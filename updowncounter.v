==> flow/design.v <==
module updowncounter(input clk,reset,up_down,
output reg [7:0] count);
always @(posedge clk, negedge reset) begin
if (!reset) begin
count <= 2'b0;
end
else if (up_down) begin
count <= count + 1;
end
else begin
count <= count - 1;
end
end
endmodule
# From RTL to reports: updowncounter

What the tools print for updowncounter, step after step.
Lines are those of the file above, counted from 1.
Operators carry their Yosys type and port widths (W data, S select, Z words).
Library cell names are shortened.
The mark -- stands for no value.

Design top: updowncounter
Clock input: clk
Standard-cell library: sky130hd
Library corner: tt_025C_1v80

# After elaboration

Counts by Yosys on the flattened word-level netlist (proc, flatten, opt, wreduce; memories kept). Register bits leave out memories and registers merged into their read ports (data or address); mux counts leave out enables and synchronous resets folded into registers. Print and check cells are left out. Cells with the same type and inputs are merged into one.

Add/subtract/negate cells: 2
Multiplexer cells: 1

Operator list:

| operator              | count |
| $add A8 B1 Y8 const B | 1 |
| $sub A8 B1 Y8 const B | 1 |
| $mux W8               | 1 |

Bits in registers: 8

# Longest topological paths

Yosys ltp: most cells in a row. Word level: on the elaborated netlist, between registers, memories and ports. Mapped: between sequential cells and ports; inverters and the memories' decode and read muxes count.

Depth after elaboration: 2
ABC_AREA: 0
Depth in mapped cells: 6

# Synthesis result

Yosys stat after the flow's synthesis: flattened, memories mapped to cells. It holds for the ABC_AREA given above (unset counts as 0); a run with the other value may have another netlist.

Synthesis area: 481.7 um^2
Sequential area: 200.2 um^2
Buffer cells: 0
Cells in the netlist: 44
Flip-flop cells: 8

Cell types:

| cell type | count | total area (um^2) |
| dfrtp_1   | 8     | 200.192 |
| ha_1      | 6     | 75.072 |
| xnor2_1   | 5     | 43.792 |
| a21oi_1   | 5     | 25.024 |
| fa_1      | 1     | 20.019 |
| a41oi_2   | 1     | 16.266 |
| a211oi_2  | 1     | 12.512 |
| inv_1     | 3     | 11.261 |
| nand2_1   | 3     | 11.261 |
| nor2_1    | 3     | 11.261 |
| o21ai_0   | 2     | 10.01 |
| xor2_1    | 1     | 8.758 |
| a211oi_1  | 1     | 7.507 |
| a21o_1    | 1     | 7.507 |
| o211ai_1  | 1     | 7.507 |
| o21bai_1  | 1     | 7.507 |
| nor2b_1   | 1     | 6.256 |

# Timing after synthesis

Path of least setup slack by OpenSTA after synthesis, without wires, with an ideal clock, recovery checks aside; 20% of the period is set as input and as output delay. Where synthesis merged equal registers, the netlist keeps one of their names.

Path type: in2reg
Start: input up_down
End: register count[6]
Clock period: 2.88 ns
Launch time at the first pin: 0.576 ns
Stages: 6
Arrival time: 1.712 ns
Path delay: 1.216 ns
Slack: 1.088 ns
Path buffers: 0
Period reached after synthesis: 1.792 ns

"path delay" = arrival - input delay + setup time.
"stages": output pins that drive a net of the path, with the launching flip-flop's if there is one; two outputs of one cell count as two.
"period reached after synthesis" = period - worst setup slack (recovery checks aside). The figure is calculated, with input and output delays left at 20% of the set period.
The rows between start and end are the longest chain of elaborated cells between them; the timing report does not say that the signal goes this way. Where chains are equally long, one stands for them.
A line is the first line of the expression or statement that the cell stems from. Yosys adds cells for indexed reads and writes and turns some case tables into memories.
A register here has more assigning lines than the two given.

Cells stage by stage: inv_1 fa_1 a21oi_1 o211ai_1 a21oi_1 xnor2_1
Cells in the longest elaborated chain: 1
Elaborated cells between the ends (all ways): 1
Those cells by class: mux (1)

Ends and longest elaborated chain, after synthesis:

| element            | RTL line | RTL |
| start: declaration | 1        | `module updowncounter(input clk,reset,up_down,` |
| $mux W8            | 7        | `else if (up_down) begin` |
| end: assignment    | 8        | `count <= count + 1;` |
| end: assignment    | 11       | `count <= count - 1;` |
| end: declaration   | 2        | `output reg [7:0] count);` |

# Path in the finished layout

From the final timing report of run 1: the path of least setup slack in the routed layout; clock arrival at registers is part of the times.

Path type: in2reg
Start: input up_down
End: register count[7]
Arrival time: 2.06 ns
Path buffers: 2
Slack: 0.13 ns
Clock period: 2.01 ns
Stages: 8
Launch time at the first pin: 0.40 ns

The rows between start and end are the longest chain of elaborated cells between them; the timing report does not say that the signal goes this way. Where chains are equally long, one stands for them.
A register here has more assigning lines than the two given.

Cells stage by stage: clkdlybuf4s50_1 inv_2 buf_4 ha_1 a21oi_1 o21ai_0 a41oi_2 xnor2_1
Cells in the longest elaborated chain: 1
Elaborated cells between the ends (all ways): 1
Those cells by class: mux (1)

Ends and longest elaborated chain, post-layout:

| element            | RTL line | RTL |
| start: declaration | 1        | `module updowncounter(input clk,reset,up_down,` |
| $mux W8            | 7        | `else if (up_down) begin` |
| end: assignment    | 8        | `count <= count + 1;` |
| end: assignment    | 11       | `count <= count - 1;` |
| end: declaration   | 2        | `output reg [7:0] count);` |

Data sheet: physical implementation of updowncounter

Stored flow runs of updowncounter (2 of them; Yosys, OpenROAD, sky130hd). They differ in their settings and are not a sequence. Constraints: input delay and output delay 20% of the set period each, output load 0.01 pF.
"achieved clock period": clock period set for the run, less the worst setup slack. It is reckoned from that one timing run; input and output delays stay at 20% of the period that was set.
"power" is the tool's figure for a default switching activity; nothing was simulated.
A setting shown as -- is not set for that run.

| setting or result                      | run 1  | run 2  |
| period_ns                              | 2.01   | 1.85   |
| CAP_MARGIN                             | 20     | 20     |
| CORE_MARGIN                            | 2      | 2      |
| CORE_UTILIZATION                       | 40     | 24     |
| SLEW_MARGIN                            | 20     | 40     |
| SETUP_SLACK_MARGIN                     | --     | 0.55   |
| PLACE_DENSITY_LB_ADDON                 | --     | 0.19   |
| CELL_PAD_IN_SITES_GLOBAL_PLACEMENT     | --     | 0      |
| TNS_END_PERCENT                        | --     | 45     |
| GPL_ROUTABILITY_DRIVEN                 | --     | 1      |
| CTS_CLUSTER_DIAMETER                   | --     | 247    |
| area inside the die boundary (um^2)    | 1497.7 | 2381.4 |
| synthesis area (um^2)                  | 481.7  | 481.7  |
| standard-cell area after layout (um^2) | 695.7  | 839.6  |
| smallest setup slack (ns)              | 0.125  | 0.352  |
| power (mW)                             | 1.192  | 1.467  |
| achieved clock period (ns)             | 1.885  | 1.498  |
| sum of negative setup slack (ns)       | 0.000  | 0.000  |
